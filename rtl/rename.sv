==> flow/design.v <==
package pipeline_types;
typedef struct packed {
    logic [31:0] pc;
    logic [31:0] imm;
    logic [2:0]  alu_op;
    logic        alu_src;    
    logic        mem_read;
    logic        mem_write;
    logic [5:0]  p_src1;
    logic [5:0]  p_src2;
    logic [5:0]  p_dst;
    logic [3:0]  rob_tag;
    logic        src1_ready;
    logic        src2_ready;
} rs_entry_t;
typedef struct packed {
    logic        valid;          
    logic        done;           
    logic [4:0]  rd_log;         
    logic [5:0]  rd_phys;        
    logic [5:0]  rd_old_phys;    
    logic        is_branch;      
    logic        mispredicted;   
    logic [31:0] pc;             
} rob_entry_t;  
typedef struct packed {
    logic [31:0] pc;
    logic [31:0] imm;
    logic [2:0]  alu_op;
    logic        alu_src;
    logic        mem_read;
    logic        mem_write;
    logic [5:0]  rs1_p;
    logic [5:0]  rs2_p;
    logic [5:0]  rd_p;       
    logic [3:0]  rob_tag;    
} rs_issue_packet_t;
typedef enum logic [1:0] {
        FU_ALU,     
        FU_LSU,     
        FU_BRANCH,  
        FU_OTHER    
    } fu_type_t;
typedef struct packed {
        logic [31:0] pc;
        logic [31:0] imm;
        logic [31:0] inst;     
        logic        ALUSrc;
        logic [2:0]  ALUOp;
        logic        MemRead;
        logic        MemWrite;
        logic        RegWrite;
        logic        MemToReg;
        fu_type_t    fu_type;  
        logic        is_branch;
        logic        is_jump;
    } ctrl_payload_t;
typedef struct packed {
    logic [31:0] pc;
    logic [31:0] inst;
} fetch_dec_t;
typedef struct packed {
    logic        valid;
    logic [4:0]  rs1;
    logic [4:0]  rs2;
    logic [4:0]  rd;
    logic [31:0] imm;
    logic        ALUSrc;
    logic [2:0]  ALUOp;
    logic        branch;
    logic        jump;
    logic        MemRead;
    logic        MemWrite;
    logic        RegWrite;
    logic        MemToReg;
} dec_ren_t;
typedef struct packed {
    logic        valid;
    logic [5:0]  rs1_p;
    logic [5:0]  rs2_p;
    logic [5:0]  rd_new_p;
    logic [5:0]  rd_old_p;
    logic [3:0]  rob_tag;
    logic        ALUSrc;
    logic [2:0]  ALUOp;
    logic        branch;
    logic        jump;
    logic        MemRead;
    logic        RegWrite;
    logic        MemToReg;
    logic [31:0] pc;
    logic [31:0] imm;
} ren_disp_t;
endpackage
module Rename #(
  parameter int N_LOG        = 32,
  parameter int N_PHYS       = 64,
  parameter int N_CHECKPTS   = 8,
  parameter int ROB_TAG_W    = 4  
)(
  input  logic                      clk,
  input  logic                      rst,
  input  logic                      dec_valid_i,
  input  logic [4:0]                dec_rs1_i,
  input  logic [4:0]                dec_rs2_i,
  input  logic [4:0]                dec_rd_i,
  input  logic                      dec_rs1_used_i,
  input  logic                      dec_rs2_used_i,
  input  logic                      dec_rd_used_i,
  input  logic                      dec_is_branch_i,
  input  pipeline_types::ctrl_payload_t payload_i,
  output pipeline_types::ctrl_payload_t payload_o,
  output logic                      ren_valid_o,
  input  logic                      ren_ready_i,
  output logic [$clog2(N_PHYS)-1:0] rs1_p_o,
  output logic [$clog2(N_PHYS)-1:0] rs2_p_o,
  output logic [$clog2(N_PHYS)-1:0] rd_new_p_o,
  output logic [$clog2(N_PHYS)-1:0] rd_old_p_o,
  output logic [ROB_TAG_W-1:0]      rob_tag_o,
  input  logic                      rob_commit_free_valid_i,
  input  logic [$clog2(N_PHYS)-1:0] rob_commit_free_preg_i,
  input  logic                      recover_i
);
  int i;
  int idx;
  logic [$clog2(N_PHYS)-1:0] map_table [N_LOG];
  localparam int X0_LOG  = 0;
  localparam int P0_PHYS = 0;
  localparam int FL_W = $clog2(N_PHYS);
  logic [FL_W-1:0] freelist [N_PHYS];
  logic [FL_W-1:0] fl_head;
  logic [FL_W-1:0] fl_tail;
  int              fl_count;
  logic [ROB_TAG_W-1:0] rob_tag_q;
  logic [$clog2(N_PHYS)-1:0] map_ckpt      [N_CHECKPTS][N_LOG];
  logic [FL_W-1:0]           fl_head_ckpt  [N_CHECKPTS];
  logic [FL_W-1:0]           fl_tail_ckpt  [N_CHECKPTS];
  int                        fl_count_ckpt [N_CHECKPTS];
  logic [ROB_TAG_W-1:0]      rob_tag_ckpt  [N_CHECKPTS];
  int                        ckpt_sp;
  logic                      out_valid_q;
  logic [$clog2(N_PHYS)-1:0] rs1_p_q, rs2_p_q;
  logic [$clog2(N_PHYS)-1:0] rd_new_p_q, rd_old_p_q;
  logic [ROB_TAG_W-1:0]      rob_tag_out_q;
  assign ren_valid_o = out_valid_q;
  assign rs1_p_o = rs1_p_q;
  assign rs2_p_o = rs2_p_q;
  assign rd_new_p_o = rd_new_p_q;
  assign rd_old_p_o = rd_old_p_q;
  assign rob_tag_o   = rob_tag_out_q;
  logic need_alloc;
  assign need_alloc = dec_valid_i && dec_rd_used_i && (dec_rd_i != X0_LOG);
  logic resources_ok;
  assign resources_ok = ((!need_alloc) || (fl_count > 0))
                        && (!dec_is_branch_i || ckpt_sp < N_CHECKPTS);
  logic stage_ready_for_decode;
  assign stage_ready_for_decode = (!out_valid_q) || ren_ready_i;
  logic accept_decode;
  assign accept_decode = dec_valid_i && stage_ready_for_decode &&
                         resources_ok && !recover_i;
  always_ff @(posedge clk) begin
    if (rst) begin
      for (i = 0; i < N_LOG; i++)
        map_table[i] <= i[$clog2(N_PHYS)-1:0];
      for (i = 0; i < N_PHYS; i++)
        freelist[i] <= i[FL_W-1:0];
      fl_head  <= N_LOG[FL_W-1:0];
      fl_tail  <= N_PHYS[FL_W-1:0];
      fl_count <= N_PHYS - N_LOG;
      rob_tag_q <= '0;
      ckpt_sp   <= 0;
      out_valid_q   <= 0;
      rs1_p_q       <= 0;
      rs2_p_q       <= 0;
      rd_new_p_q    <= 0;
      rd_old_p_q    <= 0;
      rob_tag_out_q <= 0;
    end else begin
      if (rob_commit_free_valid_i &&
          rob_commit_free_preg_i != P0_PHYS[$clog2(N_PHYS)-1:0]) begin
        freelist[fl_tail] <= rob_commit_free_preg_i;
        fl_tail           <= fl_tail + 1'b1;
        fl_count          <= fl_count + 1;
      end
      if (recover_i && ckpt_sp > 0) begin
        idx = ckpt_sp - 1;
        ckpt_sp <= ckpt_sp - 1;
        for (i = 0; i < N_LOG; i++)
          map_table[i] <= map_ckpt[idx][i];
        fl_head   <= fl_head_ckpt[idx];
        fl_tail   <= fl_tail_ckpt[idx];
        fl_count  <= fl_count_ckpt[idx];
        rob_tag_q <= rob_tag_ckpt[idx];
        out_valid_q <= 0;
      end else begin
        if (out_valid_q && ren_ready_i)
          out_valid_q <= 0;
        if (accept_decode) begin
          payload_o <= payload_i;
          rs1_p_q <= dec_rs1_used_i ? map_table[dec_rs1_i] : '0;
          rs2_p_q <= dec_rs2_used_i ? map_table[dec_rs2_i] : '0;
          rd_old_p_q <= dec_rd_used_i ? map_table[dec_rd_i] : '0;
          if (need_alloc) begin
            rd_new_p_q          <= freelist[fl_head];
            map_table[dec_rd_i] <= freelist[fl_head];
            fl_head             <= fl_head + 1;
            fl_count            <= fl_count - 1;
          end else begin
            rd_new_p_q <= map_table[dec_rd_i];
          end
          rob_tag_out_q <= rob_tag_q;
          rob_tag_q     <= rob_tag_q + 1;
          if (dec_is_branch_i && ckpt_sp < N_CHECKPTS) begin
            idx = ckpt_sp;
            for (i = 0; i < N_LOG; i++)
              map_ckpt[idx][i] = map_table[i];
            fl_head_ckpt[idx]  = fl_head;
            fl_tail_ckpt[idx]  = fl_tail;
            fl_count_ckpt[idx] = fl_count;
            rob_tag_ckpt[idx]  = rob_tag_q;
            ckpt_sp <= ckpt_sp + 1;
          end
          out_valid_q <= 1;
        end
      end
    end
  end
endmodule
* From RTL to reports: Rename
Tool output for the design above, in the order of the flow.
Line numbers count from 1 in the design file above.
Library cell names are shortened.
The mark -- stands for no value.
- Top :: Rename
- Clock :: clk
- Cell library :: sky130hd
- Corner :: tt_025C_1v80

* Elaborated design
Source: Yosys, flattened and elaborated, memories not mapped. Widths are those after wreduce. Print and check cells do not count.
Yosys's memory passes give these memory sizes; they may raise the number of words (mostly to a power of two), join words into wider ones and drop unused or constant bits.
- Memory cells :: 7
- Bits in registers :: 217
- Input bits :: 139
- Memory bits (writable) :: 2496
- Output and inout bits :: 137
** Memories
- map_ckpt :: words 256, width 6, RTL line 135 : logic [$clog2(N_PHYS)-1:0] map_ckpt      [N_CHECKPTS][N_LOG];
- freelist :: words 64, width 6, RTL line 130 : logic [FL_W-1:0] freelist [N_PHYS];
- fl_count_ckpt :: words 8, width 32, RTL line 138 : int                        fl_count_ckpt [N_CHECKPTS];
- map_table :: words 32, width 6, RTL line 126 : logic [$clog2(N_PHYS)-1:0] map_table [N_LOG];
- fl_head_ckpt :: words 8, width 6, RTL line 136 : logic [FL_W-1:0]           fl_head_ckpt  [N_CHECKPTS];
- fl_tail_ckpt :: words 8, width 6, RTL line 137 : logic [FL_W-1:0]           fl_tail_ckpt  [N_CHECKPTS];
Further memories, not shown: 1.
- Magnitude comparators :: 3
- Reduce/logical cells :: 29
- Bitwise gates (word level) :: 6
- Add/sub/neg operators :: 69
- Multiplexer cells :: 391
** Operators by type and width (number)
- 6-bit 2-to-1 mux :: 220
- 8-bit 2-to-1 mux :: 128
- 32-bit 2-to-1 mux :: 11
- 8-bit by 6-bit adder with 8-bit output with constant B :: 32
- 8-bit by 5-bit adder with 8-bit output with constant B :: 16
- 32-bit by 1-bit greater-than comparator with 1-bit output with constant B :: 2
- 32-bit by 2-bit adder with 32-bit output with constant B :: 2
- 32-bit by 2-bit subtractor with 32-bit output with constant B :: 2
- 8-bit by 4-bit adder with 8-bit output with constant B :: 8
- 48-bit 2-to-1 mux :: 1
- 32-bit by 5-bit less-than comparator with 1-bit output with constant B :: 1
- 8-bit by 3-bit adder with 8-bit output with constant B :: 4
- 24-bit 2-to-1 mux :: 1
- 4-bit 2-to-1 mux :: 6
- 5-bit 2-to-1 mux :: 4
- 8-bit by 2-bit adder with 8-bit output with constant B :: 2
- 1-bit 2-to-1 mux :: 15
- 6-bit by 1-bit adder with 6-bit output with constant B :: 2
- 12-bit 2-to-1 mux :: 1
- 3-bit 2-to-1 mux :: 4
- 1-bit logical AND :: 10
- 2-bit nonzero test :: 5
- 2-bit AND reduction :: 3
- 6-bit nonzero test :: 1
- 5-bit nonzero test :: 1
- 1-bit OR :: 4
- 1-bit logical NOT :: 4
- 4-bit by 1-bit adder with 4-bit output with constant B :: 1
Not listed: further kinds 4, cells in them 7.

* Logic depth
Longest topological path by Yosys (ltp), each cell counted once; first at word level (registers and memories cut), then after technology mapping (sequential cells cut; the memories' decode and read muxes count).
- Word-level depth :: 11
- ABC_AREA :: 1
- Mapped depth :: 18
- Mapped depth without buffers :: 13

* Synthesis result
The flow's flattened synthesis, as Yosys stat reports it; memories are mapped. The netlist is that of the ABC_AREA named above (0 if unset); the other value can give another one.
The area totals of this step are shown rounded.
- Mapped flip-flops :: 2719
- Cell count :: 10710
- Synthesis area :: 0.117 mm2
** Cell types (number)
- edfxtp_1 :: 2604
- nand2_1 :: 2575
- o21ai_0 :: 946
- nand3_1 :: 876
- nor2_1 :: 1115
- a21oi_1 :: 695
- dfxtp_1 :: 115
- clkbuf_1 :: 491
- o22ai_1 :: 193
- inv_1 :: 284
- buf_2 :: 160
- a32o_1 :: 73
- xor2_1 :: 75
- a22oi_1 :: 73
- a221o_1 :: 45
- o211ai_1 :: 54
- a221oi_1 :: 45
- nor3_1 :: 53
Other cell types: 24; their cells: 238.

* Worst setup path after synthesis
Path of least setup slack by OpenSTA after synthesis, without wires, with an ideal clock, recovery checks aside; 20% of the period is set as input and as output delay. Where synthesis merged equal registers, the netlist keeps one of their names.
- Kind :: input-to-reg
- From :: in dec_rd_i[0]
- To :: mem fl_count_ckpt[1][0]
- Path delay :: 11.979 ns
- Required time :: 16.155 ns
- Stages on the path :: 10
- Library setup time :: 0.845 ns
- Slack :: 1.621 ns
- Period :: 17.0 ns
- Input delay :: 3.400 ns
- Data arrival time :: 14.534 ns
- Synthesis period reached :: 15.379 ns
"path delay" is the arrival time less input delay plus setup time.
"stages on the path" counts driving pins, that of a launching flip-flop among them; a cell with two outputs on the path counts twice.
"synthesis period reached" = period - worst setup slack (recovery checks aside). The figure is calculated, with input and output delays left at 20% of the set period.
The rows between start and end are the longest chain of elaborated cells between them; the timing report does not say that the signal goes this way. Where chains are equally long, one stands for them.
Each line given opens the expression or statement behind the cell; cells for indexed reads and writes are added by Yosys, which also makes memories of some case tables.
The path ends at the enable pin of a flip-flop; only ways to that pin are counted.
- Cell sequence :: buf_2 > nor2_1 > nand2_1 > nand3_1 > inv_2 > nand2_1 > nand4_2 > nor2_1 > nand2_1 > nor2_1
- Cells in the longest elaborated chain :: 10
- Elaborated cells between the ends (all ways) :: 13
- RTL lines with such cells :: 6
- Classes of those cells :: mux (6); reduce/logical (7)
** Ends and longest elaborated chain, after synthesis
- start: declaration :: RTL line 106 : input  logic [4:0]                dec_rd_i,
- 5-bit nonzero test :: RTL line 152 : assign need_alloc = dec_valid_i && dec_rd_used_i && (dec_rd_i != X0_LOG);
- 1-bit logical AND :: RTL line 152
- 1-bit logical NOT :: RTL line 154 : assign resources_ok = ((!need_alloc) || (fl_count > 0))
- 1-bit logical OR :: RTL line 154
- 1-bit logical AND :: RTL line 154
- 1-bit logical AND x2 :: RTL line 159 : assign accept_decode = dec_valid_i && stage_ready_for_decode &&
- 3-bit 2-to-1 mux :: RTL line 198 : if (accept_decode) begin
- 3-bit 2-to-1 mux :: RTL line 185 : if (recover_i && ckpt_sp > 0) begin
- 3-bit 2-to-1 mux :: RTL line 162 : if (rst) begin
- end: declaration :: RTL line 138 : int                        fl_count_ckpt [N_CHECKPTS];

* Timing after layout
From the final timing report of record 1: the path of least setup slack in the routed layout; clock arrival at registers is part of the times.
- Kind :: input-to-reg
- From :: in dec_rd_i[2]
- To :: mem map_ckpt
- Slack :: 13.96 ns
- Data arrival time :: 12.50 ns
- Stages on the path :: 19
- Library setup time :: 0.29 ns
- Required time :: 26.46 ns
- Input delay :: 5.18 ns
- Period :: 25.9 ns
An end named without its bit number is one bit of that signal or, where synthesis recoded a state register, one of its new flip-flops.
The rows between start and end are the longest chain of elaborated cells between them; the timing report does not say that the signal goes this way. Where chains are equally long, one stands for them.
The path ends at the enable pin of a flip-flop; only ways to that pin are counted.
- Cell sequence :: clkdlybuf4s50_1 > nor3_2 > nand2_1 > nand3_1 > inv_2 > nand2_1 > nand4_2 > nor2_1 > nand2_1 > nor2_4 > buf_16 > buf_16 > buf_16 > buf_16 > buf_16 > buf_16 > buf_16 > buf_12 > buf_16
- Cells in the longest elaborated chain :: 10
- Elaborated cells between the ends (all ways) :: 106
- RTL lines with such cells :: 6
- Classes of those cells :: mux (99); reduce/logical (7)
** Ends and longest elaborated chain, after layout
- start: declaration :: RTL line 106 : input  logic [4:0]                dec_rd_i,
- 5-bit nonzero test :: RTL line 152 : assign need_alloc = dec_valid_i && dec_rd_used_i && (dec_rd_i != X0_LOG);
- 1-bit logical AND :: RTL line 152
- 1-bit logical NOT :: RTL line 154 : assign resources_ok = ((!need_alloc) || (fl_count > 0))
- 1-bit logical OR :: RTL line 154
- 1-bit logical AND :: RTL line 154
- 1-bit logical AND x2 :: RTL line 159 : assign accept_decode = dec_valid_i && stage_ready_for_decode &&
- 8-bit 2-to-1 mux :: RTL line 198 : if (accept_decode) begin
- 8-bit 2-to-1 mux :: RTL line 185 : if (recover_i && ckpt_sp > 0) begin
- 8-bit 2-to-1 mux :: RTL line 162 : if (rst) begin
- end: declaration :: RTL line 135 : logic [$clog2(N_PHYS)-1:0] map_ckpt      [N_CHECKPTS][N_LOG];

Subject: flow runs of Rename

Hi,

Below are 2 stored runs of the flow (Yosys, OpenROAD; platform sky130hd) on Rename, each with its settings and what was measured, unordered. Constraints: input delay and output delay 20% of the set period each, output load 0.01 pF.
"period reached" = clock period - worst setup slack. The figure is calculated, with input and output delays left at 20% of the set period.
By "total design power" is meant OpenSTA's value without simulated activity: inputs other than the clock are taken to toggle once in ten clock periods, and the tool carries that through the logic.
Results are given in rounded form.

** Record 1
- Settings :: period_ns=25.9; CORE_UTILIZATION=33; SETUP_SLACK_MARGIN=-0.66; PLACE_DENSITY=0.59; CORE_ASPECT_RATIO=0.51; CORE_MARGIN=3; CELL_PAD_IN_SITES_DETAIL_PLACEMENT=2; TNS_END_PERCENT=75; ABC_AREA=1; GPL_TIMING_DRIVEN=0; CTS_CLUSTER_SIZE=60; SLEW_MARGIN=25; MAX_ROUTING_LAYER=met5; CAP_MARGIN=20
- Setup slack of the worst path :: 14.0 ns
- Setup total negative slack :: 0.000 ns
- Total design power :: 17800 µW
- Period reached :: 11.943 ns
- Worst hold slack in the final report :: 0.477 ns
- Std-cell area (final layout) :: 0.138 mm2
- Overall die area :: 0.361 mm2
- Cell area after synthesis :: 0.117 mm2

** Record 2
- Settings :: period_ns=15.0; CORE_UTILIZATION=41; PLACE_DENSITY_LB_ADDON=0.26; CELL_PAD_IN_SITES_GLOBAL_PLACEMENT=1; MAX_ROUTING_LAYER=met5; CAP_MARGIN=20; CORE_MARGIN=2; SLEW_MARGIN=20
- Setup slack of the worst path :: 6.51 ns
- Setup total negative slack :: 0.000 ns
- Total design power :: 24200 µW
- Period reached :: 8.494 ns
- Worst hold slack in the final report :: 0.454 ns
- Std-cell area (final layout) :: 0.128 mm2
- Overall die area :: 0.276 mm2
- Cell area after synthesis :: 0.111 mm2

Regards
