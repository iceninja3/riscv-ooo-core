==> flow/design.v <==
package pipeline_types;
typedef struct packed {
    logic [31:0] pc;
    logic [31:0] imm;
    logic [2:0]  alu_op;
    logic        alu_src;    
    logic        mem_read;
    logic        mem_write;
    logic [5:0]  p_src1;
    logic [5:0]  p_src2;
    logic [5:0]  p_dst;
    logic [3:0]  rob_tag;
    logic        src1_ready;
    logic        src2_ready;
} rs_entry_t;
typedef struct packed {
    logic        valid;          
    logic        done;           
    logic [4:0]  rd_log;         
    logic [5:0]  rd_phys;        
    logic [5:0]  rd_old_phys;    
    logic        is_branch;      
    logic        mispredicted;   
    logic [31:0] pc;             
} rob_entry_t;  
typedef struct packed {
    logic [31:0] pc;
    logic [31:0] imm;
    logic [2:0]  alu_op;
    logic        alu_src;
    logic        mem_read;
    logic        mem_write;
    logic [5:0]  rs1_p;
    logic [5:0]  rs2_p;
    logic [5:0]  rd_p;       
    logic [3:0]  rob_tag;    
} rs_issue_packet_t;
typedef enum logic [1:0] {
        FU_ALU,     
        FU_LSU,     
        FU_BRANCH,  
        FU_OTHER    
    } fu_type_t;
typedef struct packed {
        logic [31:0] pc;
        logic [31:0] imm;
        logic [31:0] inst;     
        logic        ALUSrc;
        logic [2:0]  ALUOp;
        logic        MemRead;
        logic        MemWrite;
        logic        RegWrite;
        logic        MemToReg;
        fu_type_t    fu_type;  
        logic        is_branch;
        logic        is_jump;
    } ctrl_payload_t;
typedef struct packed {
    logic [31:0] pc;
    logic [31:0] inst;
} fetch_dec_t;
typedef struct packed {
    logic        valid;
    logic [4:0]  rs1;
    logic [4:0]  rs2;
    logic [4:0]  rd;
    logic [31:0] imm;
    logic        ALUSrc;
    logic [2:0]  ALUOp;
    logic        branch;
    logic        jump;
    logic        MemRead;
    logic        MemWrite;
    logic        RegWrite;
    logic        MemToReg;
} dec_ren_t;
typedef struct packed {
    logic        valid;
    logic [5:0]  rs1_p;
    logic [5:0]  rs2_p;
    logic [5:0]  rd_new_p;
    logic [5:0]  rd_old_p;
    logic [3:0]  rob_tag;
    logic        ALUSrc;
    logic [2:0]  ALUOp;
    logic        branch;
    logic        jump;
    logic        MemRead;
    logic        RegWrite;
    logic        MemToReg;
    logic [31:0] pc;
    logic [31:0] imm;
} ren_disp_t;
endpackage
module lsu_unit (
    input  logic        clk, rst,
    input  logic        valid_i,
    input  logic        mem_read_i,
    input  logic [31:0] rs1_val_i,  
    input  logic [31:0] imm_i,      
    input  logic [5:0]  rd_p_i,
    input  logic [5:0]  rob_tag_i,
    output logic        ready_o,    
    output logic        valid_o,
    output logic [31:0] result_o,
    output logic [5:0]  rd_p_o,
    output logic [5:0]  rob_tag_o
);
    logic [31:0] dmem [0:1023];  
    typedef enum logic [1:0] {S_IDLE, S_ACCESS, S_WB} state_t;
    state_t state, next_state;
    logic [31:0] addr;
    assign addr = rs1_val_i + imm_i;
    logic [5:0] rd_p_q;
    logic [5:0] rob_tag_q;
    logic [31:0] mem_rdata;
    always_ff @(posedge clk) begin
        if (state == S_IDLE && valid_i && mem_read_i) begin
            mem_rdata <= dmem[addr[11:2]];  
            rd_p_q    <= rd_p_i;
            rob_tag_q <= rob_tag_i;
        end
    end
    always_ff @(posedge clk) begin
        if (rst) state <= S_IDLE;
        else     state <= next_state;
    end
    always_comb begin
        next_state = state;
        ready_o    = 0;
        valid_o    = 0;
        case (state)
            S_IDLE: begin
                ready_o = 1;
                if (valid_i) next_state = S_ACCESS;  
            end
            S_ACCESS: begin
                next_state = S_WB;  
            end
            S_WB: begin
                valid_o = 1;
                next_state = S_IDLE;
            end
        endcase
    end
    assign result_o  = mem_rdata;
    assign rd_p_o    = rd_p_q;
    assign rob_tag_o = rob_tag_q;
endmodule
# == Step by step through the tools: lsu_unit ==
# The steps from the RTL of lsu_unit to its reports follow in flow order.
# Line numbers count from 1 in the design file above.
# Operators: Yosys type, input widths -> output width; for muxes data width and select width s.
# Library cell names are shortened.
# The mark n/a stands for no value.
# design
top,lsu_unit
clk_port,clk
library,sky130hd
pvt_corner,tt_025C_1v80

# == Word-level counts ==
# Source: Yosys, flattened and elaborated, memories not mapped. Widths are those after wreduce. Registers that Yosys merges into a memory's read port (data or address) are not register bits. Print and check cells do not count. Equal cells are merged and count once.
# op_classes
eq_ne,3
n_mux,4
reduce_and_logical,5
# ops
op,n
$pmux 2 s3,1
$reduce_bool 3->1,1
$logic_and 1x1->1,2
$eq 2x1->1 const B,1
$eq 2x2->1 const B,1
$ne 2x2->1 const B,1
$logic_not 2->1,1
$reduce_and 2->1,1
$mux 2,1
$mux 1,2
# word_totals
in_bits,80
elab_cells,16
regBits,46
out_inout_bits,46

# == Depth ==
# Yosys ltp: most cells in a row. Word level: on the elaborated netlist, between registers, memories and ports. Mapped: between sequential cells and ports; inverters and the memories' decode and read muxes count.
# logic_depth
depth_word,3
ABC_AREA,1
mapped_depth,3
mapped_depth_nobuf,3

# == After synthesis ==
# Yosys stat after the flow's synthesis: flattened, memories mapped to cells. It holds for the ABC_AREA given above (unset counts as 0); a run with the other value may have another netlist.
# The area totals of this step are shown rounded.
# mapped
seq_area_mm2,0.00042
flip_flops,15
n_buf,32
mapped_area_mm2,0.000702
mapped_cells,58
# types
cell_type,n,type_area_um2
edfxtp_1,12,360.346
buf_4,32,240.23
dfxtp_1,3,60.058
nor2_1,4,15.014
inv_1,3,11.261
nand2_1,3,11.261
conb_1,1,3.754

# == Worst setup path after synthesis ==
# OpenSTA on the mapped netlist: ideal clock, no wires. The path of least setup slack (recovery checks aside). Input and output delay are each 20% of the period. Register names are those of the netlist, which keeps one name where synthesis merged equal registers.
# synth_timing
path_kind,register to register
from,reg state
to,reg rd_p_q[0]
path_buffers,0
launch_ps,0
t_arrival_ps,994
driving_pins,3
period_ps,1790
setup_time_ps,380
required_time_ps,1410
delay_ps,1374
path_slack_ps,416
period_less_setup_slack_ps,1374
# "delay_ps" = arrival - input delay + setup time.
# "driving_pins": output pins that drive a net of the path, with the launching flip-flop's if there is one; two outputs of one cell count as two.
# "period_less_setup_slack_ps" = period - worst setup slack (recovery checks aside). The figure is calculated, with input and output delays left at 20% of the set period.
# Where an end lacks its bit number, it is one bit of the signal, or one of the new flip-flops if synthesis recoded a state register.
# synth_via
cell_sequence,dfxtp_1 > nand2_1 > nor2_1
# synth_lines
element,line,rtl
"start, declared",111,"state_t state, next_state;"
"start, assigned",125,if (rst) state <= S_IDLE;
"start, assigned",126,else     state <= next_state;
"end, assigned",120,rd_p_q    <= rd_p_i;
"end, declared",114,logic [5:0] rd_p_q;
# No chain of elaborated cells between the ends is given.

# == Path in the finished layout ==
# Path of least setup slack in the final report of entry A (OpenROAD, finished layout, wires in). Where an end is a register, its clock arrival counts in the times.
# The path's times are printed in steps of 10 ps; the period is the one set.
# layout_timing
path_kind,register to register
from,reg state
to,reg rd_p_q[1]
required_time_ps,620
launch_ps,270
setup_time_ps,270
path_slack_ps,-340
period_ps,626
path_buffers,1
driving_pins,4
t_arrival_ps,960
# Where an end lacks its bit number, it is one bit of the signal, or one of the new flip-flops if synthesis recoded a state register.
# layout_via
cell_sequence,dfxtp_2 > nand2_4 > nor2_4 > buf_12
# layout_lines
element,line,rtl
"start, declared",111,"state_t state, next_state;"
"start, assigned",125,if (rst) state <= S_IDLE;
"start, assigned",126,else     state <= next_state;
"end, assigned",120,rd_p_q    <= rd_p_i;
"end, declared",114,logic [5:0] rd_p_q;
# No chain of elaborated cells between the ends is given.

# Design lsu_unit on sky130hd. What follows are 2 stored runs of the flow, each under its own settings; their order means nothing. The constraints put input and output delay at 20% of the set period each and load the outputs with 0.01 pF.
# By "period_less_ws_ps" is meant the clock period of the run minus its worst setup slack. This is arithmetic on one report: input and output delays are still those of the set period (20% each).
# Values from the reports are rounded here.
# Among the settings, -- means not set for that run.
# A result given as -- is not shown for that run.
run name,period_ns,CORE_UTILIZATION,SETUP_SLACK_MARGIN,PLACE_DENSITY_LB_ADDON,CORE_ASPECT_RATIO,CELL_PAD_IN_SITES_DETAIL_PLACEMENT,TNS_END_PERCENT,ABC_AREA,MAX_ROUTING_LAYER,CAP_MARGIN,CORE_MARGIN,SLEW_MARGIN,PLACE_DENSITY,CELL_PAD_IN_SITES_GLOBAL_PLACEMENT,GPL_TIMING_DRIVEN,MIN_ROUTING_LAYER,die_area_mm2,final_util_pct,worst_setup_slack_ps,period_less_ws_ps,total_negative_slack_ps,ys_area_mm2
entry A,0.626,23,0.18,0.1,1.09,2,80,1,met5,20,2,20,--,--,--,--,0.00351,32.5,-336,962,-8200,0.000702
entry B,1.14,52,0.15,--,0.56,1,--,--,--,10,8,20,0.44,0,0,met2,--,--,--,--,--,--
# Entry B: stopped before the end: floorplanning reported PDN-0185
