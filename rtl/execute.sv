==> flow/design.v <==
package pipeline_types;
typedef struct packed {
    logic [31:0] pc;
    logic [31:0] imm;
    logic [2:0]  alu_op;
    logic        alu_src;    
    logic        mem_read;
    logic        mem_write;
    logic [5:0]  p_src1;
    logic [5:0]  p_src2;
    logic [5:0]  p_dst;
    logic [3:0]  rob_tag;
    logic        src1_ready;
    logic        src2_ready;
} rs_entry_t;
typedef struct packed {
    logic        valid;          
    logic        done;           
    logic [4:0]  rd_log;         
    logic [5:0]  rd_phys;        
    logic [5:0]  rd_old_phys;    
    logic        is_branch;      
    logic        mispredicted;   
    logic [31:0] pc;             
} rob_entry_t;  
typedef struct packed {
    logic [31:0] pc;
    logic [31:0] imm;
    logic [2:0]  alu_op;
    logic        alu_src;
    logic        mem_read;
    logic        mem_write;
    logic [5:0]  rs1_p;
    logic [5:0]  rs2_p;
    logic [5:0]  rd_p;       
    logic [3:0]  rob_tag;    
} rs_issue_packet_t;
typedef enum logic [1:0] {
        FU_ALU,     
        FU_LSU,     
        FU_BRANCH,  
        FU_OTHER    
    } fu_type_t;
typedef struct packed {
        logic [31:0] pc;
        logic [31:0] imm;
        logic [31:0] inst;     
        logic        ALUSrc;
        logic [2:0]  ALUOp;
        logic        MemRead;
        logic        MemWrite;
        logic        RegWrite;
        logic        MemToReg;
        fu_type_t    fu_type;  
        logic        is_branch;
        logic        is_jump;
    } ctrl_payload_t;
typedef struct packed {
    logic [31:0] pc;
    logic [31:0] inst;
} fetch_dec_t;
typedef struct packed {
    logic        valid;
    logic [4:0]  rs1;
    logic [4:0]  rs2;
    logic [4:0]  rd;
    logic [31:0] imm;
    logic        ALUSrc;
    logic [2:0]  ALUOp;
    logic        branch;
    logic        jump;
    logic        MemRead;
    logic        MemWrite;
    logic        RegWrite;
    logic        MemToReg;
} dec_ren_t;
typedef struct packed {
    logic        valid;
    logic [5:0]  rs1_p;
    logic [5:0]  rs2_p;
    logic [5:0]  rd_new_p;
    logic [5:0]  rd_old_p;
    logic [3:0]  rob_tag;
    logic        ALUSrc;
    logic [2:0]  ALUOp;
    logic        branch;
    logic        jump;
    logic        MemRead;
    logic        RegWrite;
    logic        MemToReg;
    logic [31:0] pc;
    logic [31:0] imm;
} ren_disp_t;
endpackage
module execute #(
    parameter int DATA_WIDTH = 32,
    parameter int DMEM_AW    = 10,   
    parameter int ROB_TAG_W  = 6
)(
    input  logic                      clk,
    input  logic                      rst,
    input  logic                      ex_valid_i,
    output logic                      ex_ready_o,
    input  logic [31:0]               pc_i,
    input  logic [31:0]               imm_i,
    input  logic                      ALUSrc_i,
    input  logic [2:0]                ALUOp_i,
    input  logic                      branch_i,
    input  logic                      jump_i,
    input  logic                      MemRead_i,    
    input  logic                      RegWrite_i,
    input  logic                      MemToReg_i,
    input  logic [DATA_WIDTH-1:0]     rs1_val_i,
    input  logic [DATA_WIDTH-1:0]     rs2_val_i,
    input  logic [5:0]                rd_p_i,       
    input  logic [ROB_TAG_W-1:0]      rob_tag_i,
    input  logic                      flush_i,
    output logic                      ex_valid_o,
    input  logic                      ex_ready_i,
    output logic [DATA_WIDTH-1:0]     result_o,
    output logic [5:0]                rd_p_o,       
    output logic [ROB_TAG_W-1:0]      rob_tag_o,
    output logic                      RegWrite_o,
    output logic                      MemToReg_o,
    output logic                      br_resolved_o,    
    output logic                      br_taken_o,
    output logic [31:0]               br_target_o,
    output logic                      br_mispredict_o   
);
    logic [DMEM_AW-1:0] dmem_addr;
    logic [DATA_WIDTH-1:0] dmem_rdata;
    logic [DMEM_AW-1:0] addr_r1;
    logic [DATA_WIDTH-1:0] data_r1;
    logic [DATA_WIDTH-1:0] data_r2;
    logic [DATA_WIDTH-1:0] dmem [0:(1<<DMEM_AW)-1];
    always_ff @(posedge clk) begin
        if (MemRead_i && ex_valid_i) begin
            addr_r1 <= dmem_addr;                
        end
        data_r1 <= dmem[addr_r1];                
        data_r2 <= data_r1;                      
    end
    assign dmem_rdata = data_r2;
    typedef enum logic [1:0] {
        S_IDLE,
        S_ALU_DONE,    
        S_LOAD_WAIT1,  
        S_LOAD_WAIT2   
    } ex_state_e;
    ex_state_e               state_q, state_d;
    logic [DATA_WIDTH-1:0]   alu_result_q;
    logic [31:0]             pc_q, imm_q;
    logic                    branch_q, jump_q;
    logic                    MemRead_q;
    logic                    RegWrite_q, MemToReg_q;
    logic [5:0]              rd_p_q;
    logic [ROB_TAG_W-1:0]    rob_tag_q;
    logic [DATA_WIDTH-1:0]   rs1_val_q, rs2_val_q;
    logic [DATA_WIDTH-1:0] op1, op2, alu_result_c;
    assign op1 = rs1_val_i;
    assign op2 = ALUSrc_i ? imm_i : rs2_val_i;
    always_comb begin
        unique case (ALUOp_i)
            3'b000: alu_result_c = op1 + op2;     
            3'b001: alu_result_c = op1 - op2;     
            3'b010: alu_result_c = op1 & op2;     
            3'b011: alu_result_c = op1 | op2;     
            3'b100: alu_result_c = op1 ^ op2;     
            default: alu_result_c = '0;
        endcase
    end
    assign dmem_addr = alu_result_q[DMEM_AW+1:2];  
    logic        br_taken_c;
    logic [31:0] br_target_c;
    assign br_taken_c  = branch_i ? (rs1_val_i != rs2_val_i) : 1'b0;
    assign br_target_c = pc_i + imm_i;
    assign ex_ready_o = (state_q == S_IDLE) ||
                        ((state_q == S_ALU_DONE) && ex_ready_i);
    assign ex_valid_o = (state_q == S_ALU_DONE) ||
                        (state_q == S_LOAD_WAIT2);
    assign result_o = (state_q == S_LOAD_WAIT2) ? dmem_rdata
                                                : alu_result_q;
    assign rd_p_o     = rd_p_q;
    assign rob_tag_o  = rob_tag_q;
    assign RegWrite_o = RegWrite_q;
    assign MemToReg_o = MemToReg_q;
    assign br_resolved_o   = (state_q == S_ALU_DONE) && branch_q;
    assign br_taken_o      = br_taken_c;       
    assign br_target_o     = br_target_c;
    assign br_mispredict_o = 1'b0;            
    always_ff @(posedge clk) begin
        if (rst || flush_i) begin
            state_q      <= S_IDLE;
            alu_result_q <= '0;
            pc_q         <= '0;
            imm_q        <= '0;
            branch_q     <= 1'b0;
            jump_q       <= 1'b0;
            MemRead_q    <= 1'b0;
            RegWrite_q   <= 1'b0;
            MemToReg_q   <= 1'b0;
            rd_p_q       <= '0;
            rob_tag_q    <= '0;
            rs1_val_q    <= '0;
            rs2_val_q    <= '0;
        end else begin
            state_q <= state_d;
            if (ex_valid_i && ex_ready_o) begin
                alu_result_q <= alu_result_c;
                pc_q         <= pc_i;
                imm_q        <= imm_i;
                branch_q     <= branch_i;
                jump_q       <= jump_i;
                MemRead_q    <= MemRead_i;
                RegWrite_q   <= RegWrite_i;
                MemToReg_q   <= MemToReg_i;
                rd_p_q       <= rd_p_i;
                rob_tag_q    <= rob_tag_i;
                rs1_val_q    <= rs1_val_i;
                rs2_val_q    <= rs2_val_i;
            end
        end
    end
    always_comb begin
        state_d = state_q;
        unique case (state_q)
            S_IDLE: begin
                if (ex_valid_i && ex_ready_o) begin
                    if (MemRead_i)
                        state_d = S_LOAD_WAIT1;
                    else
                        state_d = S_ALU_DONE;
                end
            end
            S_ALU_DONE: begin
                if (ex_ready_i)
                    state_d = S_IDLE;
            end
            S_LOAD_WAIT1: begin
                state_d = S_LOAD_WAIT2;
            end
            S_LOAD_WAIT2: begin
                if (ex_ready_i)
                    state_d = S_IDLE;
            end
            default: state_d = S_IDLE;
        endcase
    end
endmodule
# [Step by step through the tools: execute]
# The steps from the RTL of execute to its reports follow in flow order.
# Line numbers count from 1 in the design file above.
# Operators carry their Yosys type and port widths (W data, S select, Z words).
# A cell with -- has no value.
[setup] top="execute" clock="clk" cell_library="sky130hd" corner="tt_025C_1v80"

# [Word-level counts]
# Source: Yosys, flattened and elaborated, memories not mapped. Widths are those after wreduce. Registers that Yosys merges into a memory's read port (data or address) are not register bits. Print and check cells do not count. Equal cells are merged and count once.
[classes] reduce_and_logical=10 bitwise=3 eq_ne=10 muxes=8 addsub=3
[ops] op="$pmux W32 S5" n=1
[ops] op="$add A32 B32 Y32" n=2
[ops] op="$mux W32" n=2
[ops] op="$sub A32 B32 Y32" n=1
[ops] op="$ne A32 B32 Y1" n=1
[ops] op="$and A32 B32 Y32" n=1
[ops] op="$or A32 B32 Y32" n=1
[ops] op="$xor A32 B32 Y32" n=1
[ops] op="$eq A3 B2 Y1 const B" n=2
[ops] op="$pmux W2 S3" n=1
[ops] op="$mux W2" n=3
[ops] op="$ne A2 B1 Y1 const B" n=2
[ops] op="$eq A2 B2 Y1 const B" n=2
[ops] op="$logic_and A1 B1 Y1" n=3
[ops] op="$logic_or A1 B1 Y1" n=3
[ops] op="$eq A3 B1 Y1 const B" n=1
[ops] op="$eq A3 B3 Y1 const B" n=1
[ops] op="$logic_not A3 Y1" n=1
[ops] op="$eq A2 B1 Y1 const B" n=1
[ops] op="$logic_not A2 Y1" n=1
[ops] op="$reduce_and A2 Y1" n=1
[ops] op="$reduce_or A2 Y1" n=1
[ops] op="$mux W1" n=1
[word_totals] out_inout_bits=83 input_bits=154 regBits=113 wordCells=43

# [Logic depth]
# Longest topological path by Yosys (ltp), each cell counted once; first at word level (registers and memories cut), then after technology mapping (sequential cells cut; the memories' decode and read muxes count).
[depth] depth_word=6 abc_area=0 mapped_depth=20 depth_no_buf=18

# [Mapped cells and area]
# The flow's flattened synthesis, as Yosys stat reports it; memories are mapped. The netlist is that of the ABC_AREA named above (0 if unset); the other value can give another one.
[mapped] mapped_cells=1082 yosys_area_um2=8366.8 buf_cells=47 sequential_area_um2=1021.0 flip_flops=51
[by_type] cell_type="sky130_fd_sc_hd__ha_1" n=128 area_total_um2=1.6E+03
[by_type] cell_type="sky130_fd_sc_hd__dfxtp_1" n=51 area_total_um2=1.02E+03
[by_type] cell_type="sky130_fd_sc_hd__xnor2_1" n=95 area_total_um2=832.048
[by_type] cell_type="sky130_fd_sc_hd__a21oi_1" n=103 area_total_um2=515.494
[by_type] cell_type="sky130_fd_sc_hd__mux2i_1" n=45 area_total_um2=450.432
[by_type] cell_type="sky130_fd_sc_hd__inv_1" n=97 area_total_um2=364.099
[by_type] cell_type="sky130_fd_sc_hd__nand2_1" n=94 area_total_um2=352.838
[by_type] cell_type="sky130_fd_sc_hd__nor2_1" n=84 area_total_um2=315.302
[by_type] cell_type="sky130_fd_sc_hd__o21ai_0" n=51 area_total_um2=255.245
[by_type] cell_type="sky130_fd_sc_hd__a222oi_1" n=23 area_total_um2=230.221
[by_type] cell_type="sky130_fd_sc_hd__a21o_1" n=21 area_total_um2=157.651
[by_type] cell_type="sky130_fd_sc_hd__xor2_1" n=18 area_total_um2=157.651
[by_type] cell_type="sky130_fd_sc_hd__clkbuf_1" n=35 area_total_um2=131.376
[by_type] cell_type="sky130_fd_sc_hd__mux2i_2" n=6 area_total_um2=82.579
[by_type] cell_type="sky130_fd_sc_hd__nor3_1" n=16 area_total_um2=80.077
[by_type] cell_type="sky130_fd_sc_hd__a211oi_1" n=10 area_total_um2=75.072
[by_type] cell_type="sky130_fd_sc_hd__and2_1" n=11 area_total_um2=68.816
[by_type] cell_type="sky130_fd_sc_hd__o211ai_1" n=9 area_total_um2=67.565
# Not listed: further types 70, cells in them 185.

# [Worst setup path after synthesis]
# OpenSTA on the mapped netlist: ideal clock, no wires. The path of least setup slack (recovery checks aside). Input and output delay are each 20% of the period. Register names are those of the netlist, which keeps one name where synthesis merged equal registers.
[synth_path] path_type="input-to-reg" startpoint="input ALUSrc_i" endpoint="register alu_result_q[25]" t_first_pin_ns=1.232 arrival_ns=4.953 clock_period_ns=6.16 input_delay_ns=1.232 n_path_buf=2 path_stages=19 setup_time_ns=0.095 required_time_ns=6.065 path_delay_ns=3.816 path_slack_ns=1.112 period_less_setup_slack_ns=5.048
# "path_delay_ns" is the arrival time less input delay plus setup time.
# "path_stages": output pins that drive a net of the path, with the launching flip-flop's if there is one; two outputs of one cell count as two.
# "period_less_setup_slack_ns" = period - worst setup slack (recovery checks aside). The figure is calculated, with input and output delays left at 20% of the set period.
# Between the ends stands the longest chain of elaborated cells between them, by number of cells; it is not shown to be the way that was timed. Of several equally long chains one is given.
# Each line given opens the expression or statement behind the cell; cells for indexed reads and writes are added by Yosys, which also makes memories of some case tables.
[synth_between] cell_sequence="sky130_fd_sc_hd__buf_6 > sky130_fd_sc_hd__mux2i_1 > sky130_fd_sc_hd__ha_1 > sky130_fd_sc_hd__o21ai_0 > sky130_fd_sc_hd__or3_1 > sky130_fd_sc_hd__nand2b_4 > sky130_fd_sc_hd__o41ai_1 > sky130_fd_sc_hd__xnor2_1 > sky130_fd_sc_hd__ha_1 > sky130_fd_sc_hd__clkbuf_1 > sky130_fd_sc_hd__a21o_1 > sky130_fd_sc_hd__a41oi_1 > sky130_fd_sc_hd__a21oi_1 > sky130_fd_sc_hd__o21ai_1 > sky130_fd_sc_hd__o31ai_4 > sky130_fd_sc_hd__o41ai_4 > sky130_fd_sc_hd__xnor2_1 > sky130_fd_sc_hd__nand2_1 > sky130_fd_sc_hd__a221oi_1" elab_chain_cells=3 cone_cells=7 lines_between=7 cone_classes="add/sub (2); mux (2); logic (3)"
[synth_lines] item="start: declaration" line_no=106 text="input  logic                      ALUSrc_i,"
[synth_lines] item="$mux W32" line_no=161 text="assign op2 = ALUSrc_i ? imm_i : rs2_val_i;"
[synth_lines] item="$sub A32 B32 Y32" line_no=165 text="3'b001: alu_result_c = op1 - op2;"
[synth_lines] item="$pmux W32 S5" line_no=163 text="unique case (ALUOp_i)"
[synth_lines] item="end: assignment" line_no=194 text="alu_result_q <= '0;"
[synth_lines] item="end: assignment" line_no=209 text="alu_result_q <= alu_result_c;"
[synth_lines] item="end: declaration" line_no=151 text="logic [DATA_WIDTH-1:0]   alu_result_q;"

# [Timing after layout]
# Path of least setup slack in the final report of record 1 (OpenROAD, finished layout, wires in). Where an end is a register, its clock arrival counts in the times.
[layout_path] path_type="input-to-output" startpoint="input imm_i[15]" endpoint="output (name not given)" required_time_ns=6.58 arrival_ns=4.97 input_delay_ns=1.64 t_first_pin_ns=1.64 n_path_buf=3 out_delay_ns=1.64 path_stages=12 path_slack_ns=1.60 clock_period_ns=8.22
# Between the ends stands the longest chain of elaborated cells between them, by number of cells; it is not shown to be the way that was timed. Of several equally long chains one is given.
[layout_between] cell_sequence="sky130_fd_sc_hd__clkdlybuf4s50_1 > sky130_fd_sc_hd__ha_2 > sky130_fd_sc_hd__a211oi_1 > sky130_fd_sc_hd__o21ai_1 > sky130_fd_sc_hd__a221oi_2 > sky130_fd_sc_hd__buf_4 > sky130_fd_sc_hd__a31oi_4 > sky130_fd_sc_hd__a211oi_4 > sky130_fd_sc_hd__o211ai_1 > sky130_fd_sc_hd__a21oi_2 > sky130_fd_sc_hd__xnor2_2 > sky130_fd_sc_hd__buf_2" elab_chain_cells=1 cone_cells=1 lines_between=1 cone_classes="add/sub (1)"
[layout_lines] item="start: declaration" line_no=105 text="input  logic [31:0]               imm_i,"
[layout_lines] item="$add A32 B32 Y32" line_no=176
[layout_lines] item="end: declaration" line_no=127

# Top module execute; platform sky130hd; tools Yosys and OpenROAD; 2 stored runs in no particular order. Input and output delays are each 20% of the period that was set; the output load is 0.01 pF.
# "achievedPeriod_ns": clock period set for the run, less the worst setup slack. It is reckoned from that one timing run; input and output delays stay at 20% of the period that was set.
# "worstPathTime_ns" is the time allowed to the run's worst setup path (the clock period less input and output delay, where it has them) less its slack. Clock arrival times count: a late capture clock shortens it, a late launch clock lengthens it.
# "power.total_mw" is the tool's figure for a default switching activity; nothing was simulated.
run="record 1" settings period_ns=8.22 CORE_UTILIZATION=66 SETUP_SLACK_MARGIN=2.13 PLACE_DENSITY_LB_ADDON=0.19 CORE_MARGIN=6 CELL_PAD_IN_SITES_GLOBAL_PLACEMENT=0 GPL_TIMING_DRIVEN=1 MAX_ROUTING_LAYER="met5" CAP_MARGIN=20 SLEW_MARGIN=20
run="record 1" results achievedPeriod_ns=6.618 worstPathTime_ns=3.33 worst_path_kind="input-to-output" post_route_util_pct=94.2 holdWs_ns=0.466 synthesis_area_um2=8366.8 fin_ws_ns=1.602 final_cell_area_um2=11459.7 fin_tns_ns=0.000 die_area_um2=15522.7 power.total_mw=1.444
run="record 2" settings period_ns=4.78 CORE_UTILIZATION=71 SETUP_SLACK_MARGIN=-0.35 PLACE_DENSITY_LB_ADDON=0.18 HOLD_SLACK_MARGIN=0.06 CORE_MARGIN=10 CELL_PAD_IN_SITES_DETAIL_PLACEMENT=1 TNS_END_PERCENT=60 CTS_CLUSTER_SIZE=18 CAP_MARGIN=30 MAX_ROUTING_LAYER="met5" SLEW_MARGIN=20
run="record 2" outcome="no results, placement failed with FLW-0024"
